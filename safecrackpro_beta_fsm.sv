==> flow/design.v <==
module sc (
    input  logic       clk,          
    input  logic       rst,          
    input  logic [3:0] btn,          
    output logic       unlocked,     
    output logic       lock_led,       
    output logic       unlocked_led
);
    typedef enum logic [6:0] {
        S0      = 7'b0000001,   
        S1      = 7'b0000010,   
        S2      = 7'b0000100,   
        S3      = 7'b0001000,   
        PROG_S0 = 7'b0010000,   
        PROG_S1 = 7'b0100000,   
        PROG_S2 = 7'b1000000    
    } state_t;
    state_t state, next;
    logic [3:0] passcode[2:0];
    logic [1:0]  error_count;        
    logic        locked;             
    logic [31:0] timeout_counter;    
    localparam int TIMEOUT_MAX = 500_000_000;  
    always_ff @(posedge clk or posedge rst) begin
        if (rst) begin
            state <= S0;
            passcode[0] <= 4'b1011;  
            passcode[1] <= 4'b1101;  
            passcode[2] <= 4'b1110;  
            error_count <= 0;
            locked <= 0;
            timeout_counter <= 0;
        end
        else begin
            if (locked) begin
                if (timeout_counter < TIMEOUT_MAX) begin
                    timeout_counter <= timeout_counter + 1;
                end
                else begin
                    locked <= 0;
                    timeout_counter <= 0;
                    error_count <= 0;
                    state <= S0;
                end
            end
            else begin
                state <= next;
                case (state)
                    PROG_S0: if (|btn) passcode[0] <= btn;
                    PROG_S1: if (|btn) passcode[1] <= btn;
                    PROG_S2: if (|btn) passcode[2] <= btn;
                    default: ;
                endcase
                if ((state == S0 && btn != 4'b1111 && btn != passcode[0]) ||
                    (state == S1 && btn != 4'b1111 && btn != passcode[1]) ||
                    (state == S2 && btn != 4'b1111 && btn != passcode[2])) begin
                    if (error_count < 2)
                        error_count <= error_count + 1;
                    else begin
                        locked <= 1;
                        timeout_counter <= 0;
                    end
                end
                else if ((state == S0 && btn == passcode[0]) ||
                         (state == S1 && btn == passcode[1]) ||
                         (state == S2 && btn == passcode[2])) begin
                    error_count <= 0;
                end
            end
        end
    end
    always_comb begin
        next = state;
        if (!locked) begin
            case (state)
                S0: begin
                    if (btn == passcode[0]) next = S1;
                    else if (btn != 4'b1111) next = S0;
                end
                S1: begin
                    if (btn == passcode[1]) next = S2;
                    else if (btn != 4'b1111) next = S0;
                end
                S2: begin
                    if (btn == passcode[2]) next = S3;
                    else if (btn != 4'b1111) next = S0;
                end
                S3: begin
                    if (btn == 4'b0111) next = PROG_S0;  
                    else next = S3;
                end
                PROG_S0: if (|btn) next = PROG_S1;
                PROG_S1: if (|btn) next = PROG_S2;
                PROG_S2: if (|btn) next = S0;
                default: next = S0;
            endcase
        end
    end
    always_comb begin
        logic correct_digit_flash;
        unlocked = (state == S3);
        lock_led = locked;
        correct_digit_flash = (state == S0 && btn == passcode[0]) ||
                              (state == S1 && btn == passcode[1]) ||
                              (state == S2 && btn == passcode[2]);
        unlocked_led = correct_digit_flash || unlocked;
    end
endmodule
Reports on sc
What the tools print for sc, step after step.
Line numbers count from 1 in the design file above.
{ "inputs": {"top": "sc", "clock_port": "clk", "lib": "sky130hd", "corner": "tt_025C_1v80"} }

After elaboration
Yosys after proc, flatten, opt, wreduce and memory -nomap, before mapping. Print and check cells are not counted. Equal cells are merged and count once.
{ "bits": {"register_bits": 54, "output_inout_bits": 3, "wordCells": 80} }
{ "classes": {"add_sub_neg": 2, "n_cmp": 2, "eq_ne": 21, "mux": 24, "logic": 1, "reduce_logical": 23} }
{ "ops": {"columns": ["cell", "count"], "rows": [
  ["2-to-1 mux 32 bit", 4],
  ["2-to-1 mux 7 bit", 9],
  ["parallel mux 7 bit (select 7 bit)", 1],
  ["adder 32 x 1 -> 32 bit with constant B", 1],
  ["less-than comparator 32 x 29 -> 1 bit with constant B", 1],
  ["AND reduction 3 bit", 4],
  ["== test 4 bit", 3],
  ["inequality test 4 bit", 3],
  ["2-to-1 mux 2 bit", 5],
  ["logical AND 1 bit", 9],
  ["inequality test 3 bit with constant B", 3],
  ["== test 7 x 1 -> 1 bit with constant B", 1],
  ["== test 7 x 2 -> 1 bit with constant B", 1],
  ["== test 7 x 3 -> 1 bit with constant B", 1],
  ["== test 7 x 4 -> 1 bit with constant B", 1],
  ["== test 7 x 5 -> 1 bit with constant B", 1],
  ["== test 7 x 6 -> 1 bit with constant B", 1],
  ["== test 7 bit with constant B", 1],
  ["logical OR 1 bit", 5],
  ["2-to-1 mux 5 bit", 1],
  ["inequality test 2 bit with constant B", 2],
  ["== test 4 x 3 -> 1 bit with constant B", 1],
  ["inequality test 4 bit with constant B", 1],
  ["AND reduction 4 bit", 1],
  ["OR reduction 4 bit", 1],
  ["2-to-1 mux 1 bit", 4],
  ["inequality test 3 x 2 -> 1 bit with constant B", 1],
  ["nonzero test 3 bit", 1]
]} }
Other operator kinds: 5; their cells: 5.

Depth
Depth = most cells in a row (Yosys ltp): at word level without a register or memory, in the mapped netlist without a sequential cell, where the memories' decode and read muxes count.
{ "logic_depth": {"word_depth": 7, "ABC_AREA": 0, "depth_mapped": 8} }

Netlist
Source: synth_stat.txt of the flow (Yosys; design flattened, memories mapped). It holds for the ABC_AREA given above (unset counts as 0); a run with the other value may have another netlist.
Totals and module areas in this step are rounded.
{ "mapped": {"stdcells": 303, "area_um2": 3060, "flip_flops": 54, "buf_cells": 20} }
{ "types": {"columns": ["cell", "count"], "rows": [
  ["sky130_fd_sc_hd__dfrtp_1", 44],
  ["sky130_fd_sc_hd__dfstp_2", 10],
  ["sky130_fd_sc_hd__mux2_2", 12],
  ["sky130_fd_sc_hd__a31oi_1", 17],
  ["sky130_fd_sc_hd__xor2_1", 12],
  ["sky130_fd_sc_hd__a21oi_1", 18],
  ["sky130_fd_sc_hd__nand2_1", 24],
  ["sky130_fd_sc_hd__o21ai_0", 13],
  ["sky130_fd_sc_hd__a41oi_1", 7],
  ["sky130_fd_sc_hd__and2_1", 9],
  ["sky130_fd_sc_hd__nand3_1", 11],
  ["sky130_fd_sc_hd__o41ai_4", 2],
  ["sky130_fd_sc_hd__a31oi_2", 4],
  ["sky130_fd_sc_hd__and3_1", 8],
  ["sky130_fd_sc_hd__nand4_1", 8],
  ["sky130_fd_sc_hd__buf_6", 4],
  ["sky130_fd_sc_hd__nor2_1", 11],
  ["sky130_fd_sc_hd__nor3_1", 8]
]} }
Not listed: further types 38, cells in them 81.

Path before layout
OpenSTA on the mapped netlist: ideal clock, no wires. The path of least setup slack (recovery checks aside). Input and output delay are each 20% of the period. Register names are those of the netlist, which keeps one name where synthesis merged equal registers.
{ "synth_timing": {"path_kind": "in2reg", "from": "in btn[3]", "to": "reg timeout_counter[21]", "period_ns": 2.22, "in_delay_ns": 0.444, "t_first_pin_ns": 0.444, "arrival_time_ns": 1.915, "path_slack_ns": 0.223, "delay_ns": 1.553, "stages": 7, "n_path_buf": 2, "period_less_setup_slack_ns": 1.997} }
"delay_ns" is the arrival time less input delay plus setup time.
"stages" counts driving pins, that of a launching flip-flop among them; a cell with two outputs on the path counts twice.
"period_less_setup_slack_ns" = period - worst setup slack (recovery checks aside). The figure is calculated, with input and output delays left at 20% of the set period.
Between the ends stands the longest chain of elaborated cells between them, by number of cells; it is not shown to be the way that was timed. Of several equally long chains one is given.
A line is the first line of the expression or statement that the cell stems from. Yosys adds cells for indexed reads and writes and turns some case tables into memories.
At most two assigning lines are given for a register; there are more.
{ "synth_between": {"cell_sequence": "sky130_fd_sc_hd__buf_4 sky130_fd_sc_hd__xor2_1 sky130_fd_sc_hd__o41ai_2 sky130_fd_sc_hd__a31oi_4 sky130_fd_sc_hd__a21o_4 sky130_fd_sc_hd__buf_6 sky130_fd_sc_hd__a31oi_1", "elab_chain_len": 7, "cone_cells": 16} }
{ "synth_rtl": {"columns": ["item", "line_no", "rtl"], "rows": [
  ["from (decl)", 4, "input  logic [3:0] btn,"],
  ["inequality test 4 bit", 54, "if ((state == S0 && btn != 4'b1111 && btn != passcode[0]) ||"],
  ["logical AND 1 bit x2", 54, null],
  ["logical OR 1 bit x2", 54, null],
  ["2-to-1 mux 32 bit", 54, null],
  ["2-to-1 mux 32 bit", 35, "if (locked) begin"],
  ["to (assign)", 32, "timeout_counter <= 0;"],
  ["to (assign)", 37, "timeout_counter <= timeout_counter + 1;"],
  ["to (decl)", 22, "logic [31:0] timeout_counter;"]
]} }

Path in the finished layout
Path of least setup slack in the final report of run 1 (OpenROAD, finished layout, wires in). Where an end is a register, its clock arrival counts in the times.
{ "layout_timing": {"path_kind": "in2out", "from": "in btn[3]", "to": "out unlocked_led", "period_ns": 3.62, "in_delay_ns": 0.72, "output_delay_ns": 0.72, "t_first_pin_ns": 0.72, "arrival_time_ns": 2.66, "path_slack_ns": 0.24, "stages": 6, "n_path_buf": 2} }
Between the ends stands the longest chain of elaborated cells between them, by number of cells; it is not shown to be the way that was timed. Of several equally long chains one is given.
{ "layout_between": {"cell_sequence": "sky130_fd_sc_hd__buf_4 sky130_fd_sc_hd__xor2_1 sky130_fd_sc_hd__nor4_1 sky130_fd_sc_hd__a222oi_1 sky130_fd_sc_hd__nand2_1 sky130_fd_sc_hd__clkdlybuf4s50_1", "elab_chain_len": 5, "cone_cells": 9} }
{ "layout_rtl": {"columns": ["item", "line_no", "rtl"], "rows": [
  ["from (decl)", 4, "input  logic [3:0] btn,"],
  ["== test 4 bit", 103, "correct_digit_flash = (state == S0 && btn == passcode[0]) ||"],
  ["logical AND 1 bit", 103, null],
  ["logical OR 1 bit x2", 103, null],
  ["logical OR 1 bit", 106, "unlocked_led = correct_digit_flash || unlocked;"],
  ["to (decl)", 7, "output logic       unlocked_led"]
]} }

Data sheet: physical implementation of sc

Top module sc; platform sky130hd; tools Yosys and OpenROAD; 2 stored runs in no particular order. Input and output delays are each 20% of the period that was set; the output load is 0.01 pF.
"clock period reached" = clock period - worst setup slack. The figure is calculated, with input and output delays left at 20% of the set period.
"critical path time" means the part of the period allowed to the worst setup path (the constraints hold back 20% at inputs and 20% at outputs) less its slack; where the path has registers, the arrival times of their clocks count too.
"overall power": no workload was simulated; the value follows from the tool's default switching activity.
Values from the reports are rounded here.

==> run 1: settings <==
{ "period_ns": 3.62, "CORE_UTILIZATION": 28, "PLACE_DENSITY": 0.52, "CORE_ASPECT_RATIO": 0.51, "CORE_MARGIN": 8, "GPL_TIMING_DRIVEN": 0, "CTS_CLUSTER_SIZE": 49, "SLEW_MARGIN": 0, "CAP_MARGIN": 20 }
==> run 1: results <==
std-cell area (final layout): 3440 um^2
clock period reached: 3.384 ns
utilization after layout: 0.321
die outline area: 14700 um^2
setup total negative slack: 0.000 ns
critical path time: 1.94 ns
type of the worst setup path: in2out
post-synthesis cell area: 3060 um^2
worst setup slack after layout: 0.236 ns
overall power: 1580 uW

==> run 2: settings <==
{ "period_ns": 2.02, "CORE_UTILIZATION": 28, "PLACE_DENSITY_LB_ADDON": 0.14, "HOLD_SLACK_MARGIN": 0.21, "CORE_MARGIN": 7, "CELL_PAD_IN_SITES_GLOBAL_PLACEMENT": 3, "CELL_PAD_IN_SITES_DETAIL_PLACEMENT": 1, "TNS_END_PERCENT": 60, "ABC_AREA": 0, "GPL_TIMING_DRIVEN": 0, "GPL_ROUTABILITY_DRIVEN": 0, "MIN_ROUTING_LAYER": "met2", "CAP_MARGIN": 20, "SLEW_MARGIN": 20 }
==> run 2: results <==
std-cell area (final layout): 4130 um^2
clock period reached: 2.296 ns
utilization after layout: 0.384
die outline area: 14100 um^2
setup total negative slack: -5.44 ns
critical path time: 1.89 ns
type of the worst setup path: reg2out
post-synthesis cell area: 3060 um^2
worst setup slack after layout: -0.276 ns
overall power: 2920 uW
